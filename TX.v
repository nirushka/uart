==> flow/design.v <==
module Delay_TX(
	input 				clk,
	input 				rst,
	input 				SW2,
	input 				set,
	output				done
);
reg	[12:0]	cntr;
reg [3:0]	bit_num;
always @(posedge clk) begin
	if (rst) begin
		cntr <= 13'b0;
	end
	else if (set) begin
		cntr <= 'b1;
		bit_num <= 0;
	end
	else if (cntr == (SW2 ? 434 : 5208) && bit_num != 11) begin
		cntr <= 13'b0;
		bit_num <= bit_num+1;
	end	
	else if (|cntr)					 
		cntr <= cntr + 'b1;
	if (bit_num == 11)
		cntr <= 13'b0;
end
assign done = (cntr == (SW2 ? 434 : 5208));		 
endmodule
module Frame_Gen(
	input 				clk,
	input 				rst,
	input [7:0]			data_in,
	input 				enable,		 
	input 				SW0,		 
	input 				SW1,		 
	input				delay_done, 
	output				done,		 
	output 				data_out,
	output				busy
);
reg[10:0]	data_edit;
reg			flag,flag_finish;
reg[3:0]	i;
reg			en_flag;
always @(posedge clk) begin
	data_edit[0] <= 1;
	data_edit[10] <= 0;
	if (enable) begin
		en_flag <= 1;
	end
	else if (!enable) begin
		en_flag <= 0;
	end
	if (rst) begin
		en_flag <= 0;
		i <= 'd11;
		flag_finish <= 1;
		flag <= 1;
	end
	else if (!flag && delay_done) begin
		if (i == 10) begin
			i <= 11;
			flag <= 1;
			flag_finish <= 1;
		end
		else
			i <= i+1;
	end
	else if (SW0 && flag && en_flag) begin	
		flag <= 0;
		flag_finish <= 0;
		data_edit[1] <= SW1 ? ^data_in : 1;
		data_edit[2] <= SW1 ? data_in[0] : ^data_in;
		data_edit[9:3] <= SW1 ? data_in[7:1] : data_in[6:0];
		i <= 0;
	end
	else if (!SW0 && flag && en_flag)begin
		flag <= 0;
		flag_finish <= 0;
		data_edit[1] <= 1 ;
		data_edit[2] <= SW1 ? data_in[0] : 1 ;
		data_edit[9:3] <= SW1 ? data_in[7:1] : data_in[6:0];
		i <= 0;
	end
end
assign data_out = (i == 11) ? 1 : data_edit[10-i];  	 			 
assign done = ((i == 0 || i == 11) && flag_finish) || delay_done;	 
assign busy = !flag_finish;											 
endmodule
module TX(
	input 				clk,
	input 				rst,
	input [7:0]			real_data_in,
	input 				write_en,
	input 				SW0,
	input 				SW1,
	input 				SW2,
	output				TX,
	output 				busy_out
);
wire 		FG_Data_Out;
wire 		FG_Done;
wire 		Delay_Done;
wire		busy;
wire [7:0]	data;
assign TX = FG_Data_Out;
assign busy_out = busy;
assign data[0] = SW1 ? real_data_in[7] : real_data_in[6];
assign data[1] = SW1 ? real_data_in[6] : real_data_in[5];
assign data[2] = SW1 ? real_data_in[5] : real_data_in[4];
assign data[3] = SW1 ? real_data_in[4] : real_data_in[3];
assign data[4] = SW1 ? real_data_in[3] : real_data_in[2];
assign data[5] = SW1 ? real_data_in[2] : real_data_in[1];
assign data[6] = SW1 ? real_data_in[1] : real_data_in[0];
assign data[7] = SW1 ? real_data_in[0] : 0;
Frame_Gen  Frame_Gen_mod(
	.clk		(clk),
	.rst		(rst),
	.data_in	(data),
	.enable		(write_en),
	.SW0		(SW0),
	.SW1		(SW1),
	.delay_done (Delay_Done),
	.done		(FG_Done),
	.data_out	(FG_Data_Out),
	.busy		(busy)
);
Delay_TX  Delay_TX_mod(
	.clk		(clk),
	.rst		(rst),
	.set		(FG_Done),
	.SW2		(SW2),
	.done		(Delay_Done)
);
endmodule
# --- From RTL to reports: TX ---
# Tool output for the design above, in the order of the flow.
# Lines are those of the file above, counted from 1.
# Operators: Yosys type, input widths -> output width; for muxes data width and select width s.
# Library cell names are shortened.
design:
  top: "TX"
  clock_port: "clk"
  lib: "sky130hd"
  lib_corner: "tt_025C_1v80"

# --- Word-level counts ---
# Counts by Yosys on the flattened word-level netlist (proc, flatten, opt, wreduce; memories kept). Register bits leave out memories and registers merged into their read ports (data or address). Print and check cells are left out.
word_totals:
  ff_bits: 32
  inputBits: 14
  output_inout_bits: 2
op_classes:
  n_addsub: 4
  equal: 6
  shift: 1
  mux: 33
  bitwise: 2
  reduce_and_logical: 24
op_table:
  columns: ["op", "count"]
  rows:
  - ["$shiftx 11x32->1", 1]
  - ["$mux 1", 24]
  - ["$mux 7", 3]
  - ["$mux 4", 5]
  - ["$reduce_xor 8->1", 2]
  - ["$add 13x1->13 const B", 1]
  - ["$eq 13x13->1", 1]
  - ["$reduce_or 13->1", 1]
  - ["$mux 13", 1]
  - ["$eq 4x4->1 const B", 3]
  - ["$add 4x1->4 const B", 2]
  - ["$logic_and 1x1->1", 7]
  - ["$reduce_bool 3->1", 2]
  - ["$sub 4x4->5 const A", 1]
  - ["$reduce_and 2->1", 2]
  - ["$reduce_bool 2->1", 2]
  - ["$ne 4x4->1 const B", 1]
  - ["$logic_not 4->1", 1]
  - ["$reduce_or 4->1", 1]
  - ["$reduce_and 3->1", 1]
  - ["$logic_or 1x1->1", 2]
  - ["$not 1->1", 2]
  - ["$logic_not 1->1", 2]
  - ["$ne 2x2->1 const B", 1]
  - ["$reduce_or 2->1", 1]

# --- Depth ---
# Yosys ltp: most cells in a row. Word level: on the elaborated netlist, between registers, memories and ports. Mapped: between sequential cells and ports; inverters and the memories' decode and read muxes count.
logic_depth:
  ltp_word: 6
  abc_area: 1
  ltp_mapped: 11
  depth_no_buf: 11

# --- Mapped cells and area ---
# Source: synth_stat.txt of the flow (Yosys; design flattened, memories mapped). It holds for the ABC_AREA given above (unset counts as 0); a run with the other value may have another netlist.
# Totals and module areas in this step are rounded.
types:
  columns: ["type", "count", "area_total_um2"]
  rows:
  - ["edfxtp_1", 13, 390.374]
  - ["dfxtp_1", 19, 380.365]
  - ["nand2_1", 67, 251.491]
  - ["nand3_1", 30, 150.144]
  - ["inv_1", 38, 142.637]
  - ["nor2_1", 31, 116.362]
  - ["xor2_1", 11, 96.342]
  - ["ha_1", 6, 75.072]
  - ["nand4_1", 7, 43.792]
  - ["nor3_1", 8, 40.038]
  - ["a21oi_1", 7, 35.034]
  - ["a21oi_2", 4, 35.034]
  - ["xnor2_1", 4, 35.034]
  - ["clkbuf_1", 7, 26.275]
  - ["nand4_2", 2, 25.024]
  - ["buf_6", 2, 22.522]
  - ["nand3b_1", 3, 22.522]
  - ["o211ai_1", 3, 22.522]
# Not listed: further types 13, cells in them 23.
synth_totals:
  cell_count: 285
  synth_area_um2: 2100
  ffs: 32

# --- Path before layout ---
# OpenSTA on the mapped netlist: ideal clock, no wires. The path of least setup slack (recovery checks aside). Input and output delay are each 20% of the period. Register names are those of the netlist, which keeps one name where synthesis merged equal registers.
synth_path:
  path_type: "register to output"
  start: "reg Frame_Gen_mod.i[0]"
  end: "out TX"
  period_ps: 2570
  output_delay_ps: 514
  t_first_pin_ps: 0
  t_arrival_ps: 1367
  required_ps: 2056
  path_slack_ps: 689
  path_delay_ps: 1367
  driving_pins: 10
  n_path_buf: 1
  synth_period_reached_ps: 1881
# "path_delay_ps" = arrival - input delay + setup time.
# A path that ends at an output port has no setup time.
# "driving_pins": output pins that drive a net of the path, with the launching flip-flop's if there is one; two outputs of one cell count as two.
# "synth_period_reached_ps" = period - worst setup slack (recovery checks aside). The figure is calculated, with input and output delays left at 20% of the set period.
# Between the ends stands the longest chain of elaborated cells between them, by number of cells; it is not shown to be the way that was timed. Of several equally long chains one is given.
# A line is the first line of the expression or statement that the cell stems from. Yosys adds cells for indexed reads and writes and turns some case tables into memories.
# A register here has more assigning lines than the two given.
synth_between:
  cell_sequence: "dfxtp_1 -> buf_4 -> inv_1 -> ha_1 -> inv_1 -> nand3_1 -> nand3_1 -> nand3_1 -> o211ai_1 -> nand2_1"
  elab_chain_len: 3
synth_rtl:
  columns: ["item", "line", "rtl"]
  rows:
  - ["from (decl)", 43, "reg[3:0] i;"]
  - ["from (assign)", 56, "i <= 'd11;"]
  - ["from (assign)", 67, "i <= i+1;"]
  - ["$sub 4x4->5", 86, "assign data_out = (i == 11) ? 1 : data_edit[10-i];"]
  - ["$shiftx 11x32->1", 86, null]
  - ["$mux 1", 86, null]
  - ["to (decl)", 98, "output TX,"]

# --- Worst path after layout ---
# Path of least setup slack in the final report of run 2 (OpenROAD, finished layout, wires in). Where an end is a register, its clock arrival counts in the times.
# The report prints the path's times to 10 ps; the period is as set.
layout_path:
  path_type: "register to output"
  start: "reg Frame_Gen_mod.i[0]"
  end: "out TX"
  period_ps: 5010
  output_delay_ps: 1000
  t_first_pin_ps: 280
  t_arrival_ps: 2450
  required_ps: 4010
  path_slack_ps: 1560
  driving_pins: 10
  n_path_buf: 1
# Between the ends stands the longest chain of elaborated cells between them, by number of cells; it is not shown to be the way that was timed. Of several equally long chains one is given.
# A register here has more assigning lines than the two given.
layout_between:
  cell_sequence: "dfxtp_1 -> inv_1 -> ha_1 -> inv_1 -> nand3_1 -> nand4_1 -> nand3_1 -> o211ai_1 -> nand2_1 -> clkdlybuf4s50_1"
  elab_chain_len: 3
layout_rtl:
  columns: ["item", "line", "rtl"]
  rows:
  - ["from (decl)", 43, "reg[3:0] i;"]
  - ["from (assign)", 56, "i <= 'd11;"]
  - ["from (assign)", 67, "i <= i+1;"]
  - ["$sub 4x4->5", 86, "assign data_out = (i == 11) ? 1 : data_edit[10-i];"]
  - ["$shiftx 11x32->1", 86, null]
  - ["$mux 1", 86, null]
  - ["to (decl)", 98, "output TX,"]

# Below are 2 stored runs of the flow (Yosys, OpenROAD; platform sky130hd) on TX, each with its settings and what was measured, unordered. Constraints: input delay and output delay 20% of the set period each, output load 0.01 pF.
# "achievedPeriod_ps": clock period set for the run, less the worst setup slack. It is reckoned from that one timing run; input and output delays stay at 20% of the period that was set.
# "totalPower_mw" is the tool's figure for a default switching activity; nothing was simulated.
# The results are shown rounded.
runs:
  - name: "run 1"
    settings:
      period_ns: 3.36
      CORE_UTILIZATION: 50
      SETUP_SLACK_MARGIN: 0.97
      PLACE_DENSITY: 0.78
      CORE_MARGIN: 5
      CELL_PAD_IN_SITES_DETAIL_PLACEMENT: 2
      CTS_CLUSTER_SIZE: 75
      CAP_MARGIN: 10
      SLEW_MARGIN: 20
    outcome: "not finished: routing ended with error DPL-0033"
  - name: "run 2"
    settings:
      period_ns: 5.01
      CORE_UTILIZATION: 20
      PLACE_DENSITY_LB_ADDON: 0.06
      CORE_ASPECT_RATIO: 0.71
      CORE_MARGIN: 9
      CELL_PAD_IN_SITES_GLOBAL_PLACEMENT: 1
      CELL_PAD_IN_SITES_DETAIL_PLACEMENT: 0
      ABC_AREA: 1
      GPL_ROUTABILITY_DRIVEN: 0
      SLEW_MARGIN: 40
      CAP_MARGIN: 20
    results:
      timing.setup.ws_ps: 1600
      die_area_um2: 14000
      final_hold_ws_ps: 520
      totalPower_mw: 0.71
      post_route_util_pct: 25
      achievedPeriod_ps: 3453
      yosys.chip_area_um2: 2100
      finish.stdcell_area_um2: 2400
