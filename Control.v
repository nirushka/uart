==> flow/design.v <==
module Control(
	input 				clk,
	input 				rst,
	input [7:0]			data_RX,
	input 				valid_RX,
	input 				busy_TX,
	input 				frame_err,
	input 				parity_err,
	input 				overrun_err,
	output [7:0]		LCD_DB,
	output				LCD_RW,
	output				LCD_RS,
	output				LCD_EN,
	output				read_en,
	output				write_en,
	output [7:0]		data_TX,
	output				LED1,		 
	output				LED2,		 
	output				LED3		 
);
wire init_done;
wire delay_done;
wire lcd_ena;
wire [9:0] mem_data;
wire [16:0] val;
assign read_en = !busy_TX && init_done;
assign write_en = valid_RX; 
assign data_TX = data_RX;
assign LCD_DB = mem_data[7:0];
assign LCD_RW = mem_data[8];
assign LCD_RS = mem_data[9];
assign LCD_EN = lcd_ena;
assign LED1 = frame_err;
assign LED2 = parity_err;
assign LED3 = overrun_err;
delay_control	delay(
	.clk			(clk),
	.rst			(rst),
	.set			(start_delay),
	.value			(val),
	.done			(delay_done)
);
LCD_enable		enable(
	.clk			(clk),
	.rst			(rst),
	.start			(start_delay),
	.enable			(lcd_ena)
);
mem				mem(
	.clk			(clk),
	.rst			(rst),
	.rx_valid		(valid_RX),
	.set			(delay_done),
	.dataIn			(data_RX),
	.init_done		(init_done),
	.data_out		(mem_data),
	.start_delay	(start_delay),
	.value			(val)
);
endmodule
module LCD_enable(
	input 			clk,
	input 			rst,
	input 			start,
	output			enable
);
reg  [7:0]		cntr = 'd0;
wire [7:0]		cntr_ns;
wire			done;
assign cntr_ns = cntr + 'd1;
assign enable  = (cntr >= 'd2 && cntr <= 'd14);	 
assign done    = (cntr == 'd15);				 
always @(posedge clk)
		if (rst)
			cntr <= 7'd0;
		else if (start)
			cntr <= 7'd1;
		else if (|cntr) begin
			cntr <= cntr_ns;
			if(done) begin				 
				cntr <= 7'd0;
			end
		end
endmodule
module delay_control(
	input 				clk,
	input 				rst,
	input [16:0]		value,
	input 				set,
	output				done
);
reg  [16:0]	cntr;
always @(posedge clk) 
	if (rst) begin
		cntr <= 17'b1;
	end
	else begin
		if (set)
			cntr <= 'b1;
		else if (cntr == value) 
			cntr <= 'b0;
		else if (|cntr)				 
			cntr <= cntr + 'b1;		
	end	
assign done = (cntr == value);       
endmodule
module mem(
	input 				clk,
	input 				rst,
	input 				set,		 
	input [7:0]			dataIn,
	input				rx_valid,
	output [9:0]		data_out,
	output				init_done,
	output	[16:0]		value,
	output				start_delay
);
reg				hold;
reg				flag_delay;
reg				start_del;
reg	 [3:0]		state;
reg  [4:0]		counter;
wire [9:0]		instruction [8:0];
wire [4:0]		next_counter;
assign	instruction[0] = 10'h30;			 
assign	instruction[1] = 10'h30;			 
assign	instruction[2] = 10'h30;
assign	instruction[3] = 10'hd;
assign	instruction[4] = 10'h1;
assign	instruction[5] = 10'h6;
assign  instruction[6] = 10'b1000000000 + dataIn;	 
assign	instruction[7] = 10'h18;					 
assign	instruction[8] = 10'h1;						 
always @(posedge clk) begin
	state <= (dataIn == 'd13) ? 8 : state;		 
	counter <= (state == 8) ? 0 : counter;		 
	if (rst) begin
		state <= 3'd0;
		hold <= 0;			 
		start_del <= 0;
		counter <= 0;		 
		flag_delay <= 1;	 
	end
	else if (set) begin 
		flag_delay <= 0;
		state <= (state < 6) ? state+1 : (state == 8 ? 6 : state);
		if (hold) begin		 
			state <= 6;
			hold <= 0;
			counter <= counter+1;
			start_del <= 1;			 
			flag_delay <= 1;		 
		end
		else if (state == 6) begin
			if (rx_valid) begin
				if (counter != 16)
					counter <= next_counter;
				else if (counter == 16) begin	 
					state <= 7;
					counter <= 15;
					hold <= 1;
				end
				start_del <= 1;				 
				flag_delay <= 1;			 
			end
			else if (!rx_valid) begin		 
				start_del <= 0;
			end
		end
	end	
	else if (!set && (state == 6 || state == 8) && !flag_delay) begin
		state <= (state == 8) ? 6 : state;
		if(rx_valid) begin
			if (counter != 16)
				counter <= next_counter;
			else if (counter == 16) begin	 
				state <= 7;
				counter <= 15;
				hold <= 1;
			end
			start_del <= 1;				 
			flag_delay <= 1;			 
		end	
		else if(!rx_valid) begin		 
			start_del <= 0;
		end
	end
	else if(!rx_valid) begin			 
		start_del <= 0;
	end
end	
assign init_done = (state >= 6);		
assign next_counter = counter + 'b1;	
assign data_out = instruction[state];
assign value = (state == 3 || state == 8) ? 76000 : 2000;
assign start_delay = (state < 6) ? set : start_del;
endmodule
# ---- Tool chain data of Control
# What the tools print for Control, step after step.
# Line numbers count from 1 in the design file above.
# Cell names lack the library's common part.
# The mark - stands for no value.
dict set report design {
  top_module {Control}
  clock {clk}
  cell_library {sky130hd}
  pvt_corner {tt_025C_1v80}
}

# ---- Word-level counts
# Source: Yosys, flattened and elaborated, memories not mapped. Widths are those after wreduce. Registers that Yosys merges into a memory's read port (data or address) are not register bits. Print and check cells do not count. Equal cells are merged and count once.
dict set report bits {
  regBits 37
  inputBits 15
  output_inout_bits 24
  word_cells 109
}
dict set report classes {
  n_addsub 5
  n_cmp 4
  equal 16
  mux 50
  reduce_and_logical 25
}
# operator count
set ops {}
lappend ops {{case mux 10 bit (select 6 bit)} 1}
lappend ops {{two-way mux 4 bit} 13}
lappend ops {{two-way mux 5 bit} 8}
lappend ops {{two-way mux 1 bit} 26}
lappend ops {{adder 17 x 1 -> 17 bit (second input constant)} 1}
lappend ops {{equality test 17 bit} 1}
lappend ops {{OR reduction 17 bit} 1}
lappend ops {{two-way mux 17 bit} 1}
lappend ops {{equality test 4 x 3 -> 1 bit (second input constant)} 4}
lappend ops {{equality test 8 x 4 -> 1 bit (second input constant)} 2}
lappend ops {{adder 10 x 8 -> 10 bit (first input constant)} 1}
lappend ops {{nonzero test 2 bit} 5}
lappend ops {{equality test 4 x 2 -> 1 bit (second input constant)} 2}
lappend ops {{adder 8 x 1 -> 8 bit (second input constant)} 1}
lappend ops {{>= comparator 8 x 2 -> 1 bit (second input constant)} 1}
lappend ops {{less-or-equal comparator 8 x 4 -> 1 bit (second input constant)} 1}
lappend ops {{OR reduction 8 bit} 1}
lappend ops {{two-way mux 8 bit} 1}
lappend ops {{inequality test 3 x 1 -> 1 bit (second input constant)} 2}
lappend ops {{OR reduction 3 bit} 2}
lappend ops {{adder 5 x 1 -> 5 bit (second input constant)} 1}
lappend ops {{equality test 5 bit (second input constant)} 1}
lappend ops {{inequality test 5 bit (second input constant)} 1}
lappend ops {{logical AND 1 bit} 4}
lappend ops {{AND reduction 2 bit} 2}
lappend ops {{OR reduction 2 bit} 2}
lappend ops {{adder 4 x 1 -> 4 bit (second input constant)} 1}
lappend ops {{equality test 4 x 1 -> 1 bit (second input constant)} 1}
# Other operator kinds: 9; their cells: 12.

# ---- Longest topological paths
# Longest topological path by Yosys (ltp), each cell counted once; first at word level (registers and memories cut), then after technology mapping (sequential cells cut; the memories' decode and read muxes count).
dict set report depth {
  depth_word 9
  ABC_AREA 0
  mapped_depth 9
  ltp_nobuf 7
}

# ---- Mapped cells and area
# The flow's flattened synthesis, as Yosys stat reports it; memories are mapped. The netlist is that of the ABC_AREA named above (0 if unset); the other value can give another one.
# cell_type count
set types {}
lappend types {dfxtp_1 37}
lappend types {xor2_1 17}
lappend types {nor2_1 38}
lappend types {ha_1 11}
lappend types {nand2_1 32}
lappend types {buf_4 15}
lappend types {a21oi_1 18}
lappend types {nand3_1 15}
lappend types {xnor2_1 7}
lappend types {nor3_1 10}
lappend types {inv_1 13}
lappend types {mux2i_1 4}
lappend types {clkbuf_1 10}
lappend types {o211ai_1 5}
lappend types {a311oi_1 4}
lappend types {o21ai_0 7}
lappend types {nor2b_1 5}
lappend types {nor4_1 5}
# Not listed: further types 45, cells in them 72.
dict set report synth_totals {
  cells 325
  mapped_area_um2 2576.2
  seq_area_um2 740.7
  ffs 37
  buf_cells 28
}
# By module: a second synthesis without flattening, with its own total; a netlist apart from the flattened one above.
dict set report hier_totals {
  hier_cells 343
  hier_area_um2 2767.7
}
# Rows give one instance, submodules left out.
# module instances n_cells mod_area_um2
set modules {}
lappend modules {mem 1 165 1217.4}
lappend modules {delay_control 1 116 1003.5}
lappend modules {LCD_enable 1 49 442.9}
lappend modules {Control 1 13 103.8}

# ---- Path before layout
# OpenSTA on the mapped netlist: ideal clock, no wires. The path of least setup slack (recovery checks aside). Input and output delay are each 20% of the period. Register names are those of the netlist, which keeps one name where synthesis merged equal registers.
dict set report synth_timing {
  path_type {reg-to-output}
  from {register mem.state[0]}
  to {output LCD_DB[6]}
  tclk_ps 3540
  launch_ps 0
  arrival_time_ps 1484
  setup_slack_ps 1348
  delay_ps 1484
  path_stages 7
  n_path_buf 1
  period_less_setup_slack_ps 2192
}
# "delay_ps" = arrival - input delay + setup time.
# At an output port there is no setup time.
# "path_stages": output pins that drive a net of the path, with the launching flip-flop's if there is one; two outputs of one cell count as two.
# "period_less_setup_slack_ps" is the clock period less the worst setup slack; recovery checks do not enter. This is arithmetic on one report: input and output delays are still those of the set period (20% each).
# Between the ends stands the longest chain of elaborated cells between them, by number of cells; it is not shown to be the way that was timed. Of several equally long chains one is given.
# Each line given opens the expression or statement behind the cell; cells for indexed reads and writes are added by Yosys, which also makes memories of some case tables.
# A register here has more assigning lines than the two given.
dict set report synth_between {
  cell_sequence {dfxtp_1 -> inv_1 -> ha_1 -> clkbuf_1 -> nand3b_1 -> clkinv_1 -> and2_1}
  elab_chain_cells 3
  cells_between 12
  cone_classes {eq/ne: 8; mux: 1; reduce/logical: 3}
}
# element line_no
set synth_rtl {}
lappend synth_rtl {{from (decl)} 121} ;# reg [3:0] state;
lappend synth_rtl {{from (assign)} 135} ;# state <= (dataIn == 'd13) ? 8 : state;
lappend synth_rtl {{from (assign)} 146} ;# state <= (state < 6) ? state+1 : (state == 8 ? 6 : state);
lappend synth_rtl {{equality test 4 x 3 -> 1 bit} 194} ;# assign data_out = instruction[state];
lappend synth_rtl {{OR reduction 2 bit} -}
lappend synth_rtl {{case mux 10 bit (select 6 bit)} 194}
lappend synth_rtl {{to (decl)} 10} ;# output [7:0] LCD_DB,

# ---- Worst path after layout
# From the final timing report of record 1: the path of least setup slack in the routed layout; clock arrival at registers is part of the times.
# The path's times are printed in steps of 10 ps; the period is the one set.
dict set report layout_timing {
  path_type {reg-to-output}
  from {register mem.state[0]}
  to {output LCD_DB[7]}
  tclk_ps 4050
  launch_ps 300
  arrival_time_ps 2590
  setup_slack_ps 650
  path_stages 7
  n_path_buf 1
}
# Between the ends stands the longest chain of elaborated cells between them, by number of cells; it is not shown to be the way that was timed. Of several equally long chains one is given.
# A register here has more assigning lines than the two given.
dict set report layout_between {
  cell_sequence {dfxtp_1 -> inv_1 -> ha_1 -> nand3b_1 -> clkinv_1 -> and2_1 -> clkdlybuf4s50_1}
  elab_chain_cells 3
  cells_between 12
  cone_classes {eq/ne: 8; mux: 1; reduce/logical: 3}
}
# element line_no
set layout_rtl {}
lappend layout_rtl {{from (decl)} 121} ;# reg [3:0] state;
lappend layout_rtl {{from (assign)} 135} ;# state <= (dataIn == 'd13) ? 8 : state;
lappend layout_rtl {{from (assign)} 146} ;# state <= (state < 6) ? state+1 : (state == 8 ? 6 : state);
lappend layout_rtl {{equality test 4 x 3 -> 1 bit} 194} ;# assign data_out = instruction[state];
lappend layout_rtl {{OR reduction 2 bit} -}
lappend layout_rtl {{case mux 10 bit (select 6 bit)} 194}
lappend layout_rtl {{to (decl)} 10} ;# output [7:0] LCD_DB,

## Implementation results

Settings and measured results of 2 stored flow runs for module Control (sky130hd), not sorted in any way. The constraints put input and output delay at 20% of the set period each and load the outputs with 0.01 pF.
"period_less_ws_ps": clock period set for the run, less the worst setup slack. It is reckoned from that one timing run; input and output delays stay at 20% of the period that was set.
"worst_path_ps" means the part of the period allowed to the worst setup path (the constraints hold back 20% at inputs and 20% at outputs) less its slack; where the path has registers, the arrival times of their clocks count too.
"worst_path_ps" is given in steps of 10 ps.

[flow] record 1: files
==> flow/run.sh <==
#!/bin/bash
# the make line also repeats the synthesis and layout settings of config.mk as NAME=value (left out here)
make -C /OpenROAD-flow-scripts/flow DESIGN_CONFIG=/design/flow/config.mk WORK_HOME=/design/flow/orfs CLKGATE_MAP_FILE= finish
==> flow/config.mk <==
export PLATFORM = sky130hd
export DESIGN_NAME = Control
export DESIGN_NICKNAME = Control
export VERILOG_FILES = /design/flow/design.v
export SDC_FILE = /design/flow/constraint.sdc
export NUM_CORES = 4
export LEC_CHECK = 0
export CAP_MARGIN = 20
export CELL_PAD_IN_SITES_DETAIL_PLACEMENT = 1
export CORE_MARGIN = 2
export CORE_UTILIZATION = 23
export CTS_CLUSTER_DIAMETER = 203
export GPL_ROUTABILITY_DRIVEN = 0
export MAX_ROUTING_LAYER = met5
export MIN_ROUTING_LAYER = met1
export PLACE_DENSITY_LB_ADDON = 0.15
export SLEW_MARGIN = 5
==> flow/constraint.sdc <==
create_clock -name core_clock -period 4.05 [get_ports {clk}]
set_input_delay 0.8100 -clock core_clock [delete_from_list [all_inputs] [get_ports {clk}]]
set_output_delay 0.8100 -clock core_clock [all_outputs]
set_load 0.01 [all_outputs]

[flow] record 1: metrics
[metrics] yosys_chip_area_um2 = 2576.2
[metrics] timing.setup.tns_ps = 0
[metrics] die_area_um2 = 12063.7
[metrics] period_less_ws_ps = 3398
[metrics] final_cell_area_um2 = 3017.9
[metrics] fin_ws_ps = 652
[metrics] worst_path_ps = 2590
[metrics] timing.worst_path_kind = reg-to-output

[flow] record 2: files
==> flow/run.sh <==
#!/bin/bash
# the make line also repeats the synthesis and layout settings of config.mk as NAME=value (left out here)
make -C /OpenROAD-flow-scripts/flow DESIGN_CONFIG=/design/flow/config.mk WORK_HOME=/design/flow/orfs CLKGATE_MAP_FILE= finish
==> flow/config.mk <==
export PLATFORM = sky130hd
export DESIGN_NAME = Control
export DESIGN_NICKNAME = Control
export VERILOG_FILES = /design/flow/design.v
export SDC_FILE = /design/flow/constraint.sdc
export NUM_CORES = 4
export LEC_CHECK = 0
export ABC_AREA = 0
export CAP_MARGIN = 5
export CORE_MARGIN = 2
export CORE_UTILIZATION = 24
export GPL_ROUTABILITY_DRIVEN = 0
export MAX_ROUTING_LAYER = met4
export PLACE_DENSITY_LB_ADDON = 0.18
export SETUP_SLACK_MARGIN = 0.37
export SLEW_MARGIN = 20
export TNS_END_PERCENT = 35
==> flow/constraint.sdc <==
create_clock -name core_clock -period 2.83 [get_ports {clk}]
set_input_delay 0.5660 -clock core_clock [delete_from_list [all_inputs] [get_ports {clk}]]
set_output_delay 0.5660 -clock core_clock [all_outputs]
set_load 0.01 [all_outputs]

[flow] record 2: metrics
[metrics] fin_ws_ps = 290
[metrics] worst_path_ps = 1410
[metrics] timing.worst_path_kind = input-to-output
[metrics] timing.setup.tns_ps = 0
[metrics] final_cell_area_um2 = 3148.0
[metrics] yosys_chip_area_um2 = 2576.2
[metrics] period_less_ws_ps = 2540
[metrics] die_area_um2 = 11578.8
